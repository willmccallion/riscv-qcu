==> flow/design.v <==
module union_find #(
    parameter WIDTH = 32
)(
    input  logic             clk,       
    input  logic             rst_n,      
    input  logic             start,      
    input  logic [WIDTH-1:0] node_in,    
    output logic [WIDTH-1:0] root_out,   
    output logic             done,       
    output logic             busy,       
    output logic             mem_rd_en,  
    output logic [WIDTH-1:0] mem_addr,    
    input  logic [WIDTH-1:0] mem_rdata,   
    input  logic             mem_ready    
);
    typedef enum logic [2:0] {
        IDLE      = 3'd0,  
        READ_REQ  = 3'd1,  
        READ_WAIT = 3'd2,  
        CHECK     = 3'd3,  
        DONE_ST   = 3'd4   
    } state_t;
    state_t state, next_state;               
    logic [WIDTH-1:0] curr_node, next_node;  
    logic [WIDTH-1:0] rdata_reg;              
    logic             rdata_valid;            
    always_ff @(posedge clk or negedge rst_n) begin
        if (!rst_n) begin
            state       <= IDLE;
            curr_node   <= '0;
            rdata_reg   <= '0;
            rdata_valid <= 1'b0;
        end else begin
            state     <= next_state;
            curr_node <= next_node;
            if (mem_ready) begin
                rdata_reg   <= mem_rdata;
                rdata_valid <= 1'b1;
            end 
            else if (state == CHECK) begin
                rdata_valid <= 1'b0;
            end
        end
    end
    always_comb begin
        next_state = state;
        next_node  = curr_node;
        busy       = 1'b1;
        done       = 1'b0;
        root_out   = curr_node;
        mem_rd_en  = 1'b0;
        mem_addr   = curr_node;
        case (state)
            IDLE: begin
                busy = 1'b0;
                if (start) begin
                    next_node  = node_in;
                    next_state = READ_REQ;
                end
            end
            READ_REQ: begin
                mem_rd_en = 1'b1;
                mem_addr  = curr_node;
                next_state = READ_WAIT;
            end
            READ_WAIT: begin
                if (rdata_valid || mem_ready) begin
                    next_state = CHECK;
                end
            end
            CHECK: begin
                if (rdata_reg == curr_node) begin
                    next_state = DONE_ST;
                end else begin
                    next_node  = rdata_reg;
                    next_state = READ_REQ;
                end
            end
            DONE_ST: begin
                busy = 1'b0;
                done = 1'b1;
                if (start) begin
                    next_node  = node_in;
                    next_state = READ_REQ;
                end else begin
                    next_state = IDLE;
                end
            end
            default: next_state = IDLE;
        endcase
    end
endmodule
## Step by step through the tools: union_find

Tool output for the design above, in the order of the flow.
Line numbers count from 1 in the design file above.
Operators: Yosys type, input widths -> output width; for muxes data width and select width s.
A cell with n/a has no value.

| inputs | value |
|---|---|
| top | union_find |
| clock | clk |
| standard-cell library | sky130hd |
| library corner | tt_025C_1v80 |

## Word-level counts

Yosys after proc, flatten, opt, wreduce and memory -nomap, before mapping. Memory bits, and registers merged into a memory's read port (data or address), are not among the register bits. Print and check cells are not counted. Equal cells are merged and count once.

| cells by class | value |
|---|---|
| eq/ne operators | 9 |
| reductions and logical operators | 7 |
| muxes and demuxes | 13 |

Operator list:

| operator | number |
|---|---|
| $pmux 32 s2 | 1 |
| $mux 32 | 2 |
| $eq 32x32->1 | 1 |
| $pmux 3 s5 | 1 |
| $mux 3 | 3 |
| $ne 2x2->1 const B | 3 |
| $eq 3x2->1 const B | 2 |
| $mux 1 | 6 |
| $eq 3x1->1 const B | 1 |
| $eq 3x3->1 const B | 1 |
| $logic_not 3->1 | 1 |
| $reduce_and 3->1 | 1 |
| $reduce_bool 3->1 | 1 |
| $ne 2x1->1 const B | 1 |
| $reduce_and 2->1 | 1 |
| $reduce_bool 2->1 | 1 |
| $reduce_or 2->1 | 1 |
| $logic_or 1x1->1 | 1 |

| storage and ports | value |
|---|---|
| bits in registers | 68 |
| input bits | 68 |
| word-level cells | 33 |

## Depth

Longest topological path by Yosys (ltp), each cell counted once; first at word level (registers and memories cut), then after technology mapping (sequential cells cut; the memories' decode and read muxes count).

| logic depth | value |
|---|---|
| depth after elaboration | 4 |
| ABC_AREA | 0 |
| mapped depth | 6 |
| gate-level depth less buffers | 5 |

## Synthesis result

The flow's flattened synthesis, as Yosys stat reports it; memories are mapped. The netlist is that of the ABC_AREA named above (0 if unset); the other value can give another one.

Cells by type:

| cell | number | total area (um2) |
|---|---|---|
| sky130_fd_sc_hd__dfrtp_1 | 69 | 1.73E+03 |
| sky130_fd_sc_hd__mux2_2 | 93 | 1.05E+03 |
| sky130_fd_sc_hd__xnor2_1 | 32 | 280.269 |
| sky130_fd_sc_hd__buf_4 | 32 | 240.23 |
| sky130_fd_sc_hd__nand4_1 | 8 | 50.048 |
| sky130_fd_sc_hd__mux2_4 | 3 | 45.043 |
| sky130_fd_sc_hd__buf_6 | 3 | 33.782 |
| sky130_fd_sc_hd__clkbuf_1 | 7 | 26.275 |
| sky130_fd_sc_hd__dfstp_2 | 1 | 26.275 |
| sky130_fd_sc_hd__nor4_2 | 2 | 25.024 |
| sky130_fd_sc_hd__a21o_1 | 2 | 15.014 |
| sky130_fd_sc_hd__a31oi_2 | 1 | 12.512 |
| sky130_fd_sc_hd__nor2_1 | 3 | 11.261 |
| sky130_fd_sc_hd__mux2i_1 | 1 | 10.01 |
| sky130_fd_sc_hd__a22o_1 | 1 | 8.758 |
| sky130_fd_sc_hd__inv_1 | 2 | 7.507 |
| sky130_fd_sc_hd__nor2_2 | 1 | 6.256 |
| sky130_fd_sc_hd__nor2b_1 | 1 | 6.256 |
| sky130_fd_sc_hd__nand2_1 | 1 | 3.754 |

| mapped netlist | value |
|---|---|
| cell count | 263 |
| mapped flip-flops | 70 |
| synthesis area | 3582.2 um2 |

## Path before layout

Source: OpenSTA report_checks on the synthesized netlist (no wires, ideal clock, input and output delay 20% of the period each), path of least setup slack; recovery checks are left aside. Register names are those of the netlist, which keeps one name where synthesis merged equal registers.

| timing post-synthesis | value |
|---|---|
| path type | register -> register |
| start | register state |
| end | register curr_node[2] |
| stages | 5 |
| clock period | 1.89 ns |
| path delay | 1.855 ns |
| path slack | 0.035 ns |
| time at the first pin | 0.000 ns |
| data arrival time | 1.730 ns |
| synthesis period reached | 1.855 ns |

"path delay" is the arrival time less input delay plus setup time.
"stages": output pins that drive a net of the path, with the launching flip-flop's if there is one; two outputs of one cell count as two.
"synthesis period reached" = period - worst setup slack (recovery checks aside). The figure is calculated, with input and output delays left at 20% of the set period.
Where an end lacks its bit number, it is one bit of the signal, or one of the new flip-flops if synthesis recoded a state register.

| on the way, post-synthesis | value |
|---|---|
| cell sequence | sky130_fd_sc_hd__dfrtp_1 > sky130_fd_sc_hd__nor2_2 > sky130_fd_sc_hd__clkbuf_1 > sky130_fd_sc_hd__mux2_2 > sky130_fd_sc_hd__mux2_2 |

RTL lines, path post-synthesis:

| item | line | text |
|---|---|---|
| from (decl) | 23 | `state_t state, next_state;` |
| from (assign) | 29 | `state       <= IDLE;` |
| from (assign) | 34 | `state     <= next_state;` |
| to (assign) | 30 | `curr_node   <= '0;` |
| to (assign) | 35 | `curr_node <= next_node;` |
| to (decl) | 24 | `logic [WIDTH-1:0] curr_node, next_node;` |

Chain of elaborated cells between the ends: none given.
Nets of the timed path that keep an RTL name, with a line that drives or declares them; the list need not be complete.

Nets with RTL names, path post-synthesis:

| signal | line | text |
|---|---|---|
| busy | 53 | `case (state)` |

Hand-over note for union_find

Top module union_find; platform sky130hd; tools Yosys and OpenROAD; 2 stored runs in no particular order. Input and output delays are each 20% of the period that was set; the output load is 0.01 pF.

## Record 1

==> flow/run.sh <==
#!/bin/bash
# the make line also repeats the synthesis and layout settings of config.mk as NAME=value (left out here)
make -C /OpenROAD-flow-scripts/flow DESIGN_CONFIG=/design/flow/config.mk WORK_HOME=/design/flow/orfs CLKGATE_MAP_FILE= finish
==> flow/config.mk <==
export PLATFORM = sky130hd
export DESIGN_NAME = union_find
export DESIGN_NICKNAME = union_find
export VERILOG_FILES = /design/flow/design.v
export SDC_FILE = /design/flow/constraint.sdc
export NUM_CORES = 4
export LEC_CHECK = 0
export CAP_MARGIN = 20
export CELL_PAD_IN_SITES_DETAIL_PLACEMENT = 2
export CORE_ASPECT_RATIO = 1.95
export CORE_MARGIN = 2
export CORE_UTILIZATION = 64
export GPL_ROUTABILITY_DRIVEN = 1
export GPL_TIMING_DRIVEN = 1
export PLACE_DENSITY_LB_ADDON = 0.06
export SETUP_SLACK_MARGIN = 0.13
export SLEW_MARGIN = 20
==> flow/constraint.sdc <==
create_clock -name core_clock -period 2.63 [get_ports {clk}]
set_input_delay 0.5260 -clock core_clock [delete_from_list [all_inputs] [get_ports {clk}]]
set_output_delay 0.5260 -clock core_clock [all_outputs]
set_load 0.01 [all_outputs]

Record 1: no results, placement failed with a tool error

## Record 2

==> flow/run.sh <==
#!/bin/bash
# the make line also repeats the synthesis and layout settings of config.mk as NAME=value (left out here)
make -C /OpenROAD-flow-scripts/flow DESIGN_CONFIG=/design/flow/config.mk WORK_HOME=/design/flow/orfs CLKGATE_MAP_FILE= finish
==> flow/config.mk <==
export PLATFORM = sky130hd
export DESIGN_NAME = union_find
export DESIGN_NICKNAME = union_find
export VERILOG_FILES = /design/flow/design.v
export SDC_FILE = /design/flow/constraint.sdc
export NUM_CORES = 4
export LEC_CHECK = 0
export ABC_AREA = 1
export CAP_MARGIN = 20
export CELL_PAD_IN_SITES_DETAIL_PLACEMENT = 1
export CELL_PAD_IN_SITES_GLOBAL_PLACEMENT = 1
export CORE_MARGIN = 9
export CORE_UTILIZATION = 51
export CTS_CLUSTER_DIAMETER = 354
export MIN_ROUTING_LAYER = met1
export PLACE_DENSITY_LB_ADDON = 0.14
export SETUP_SLACK_MARGIN = 0.21
export SLEW_MARGIN = 0
export TNS_END_PERCENT = 75
==> flow/constraint.sdc <==
create_clock -name core_clock -period 2.18 [get_ports {clk}]
set_input_delay 0.4360 -clock core_clock [delete_from_list [all_inputs] [get_ports {clk}]]
set_output_delay 0.4360 -clock core_clock [all_outputs]
set_load 0.01 [all_outputs]

Record 2: no results, placement failed with FLW-0024

End of note.
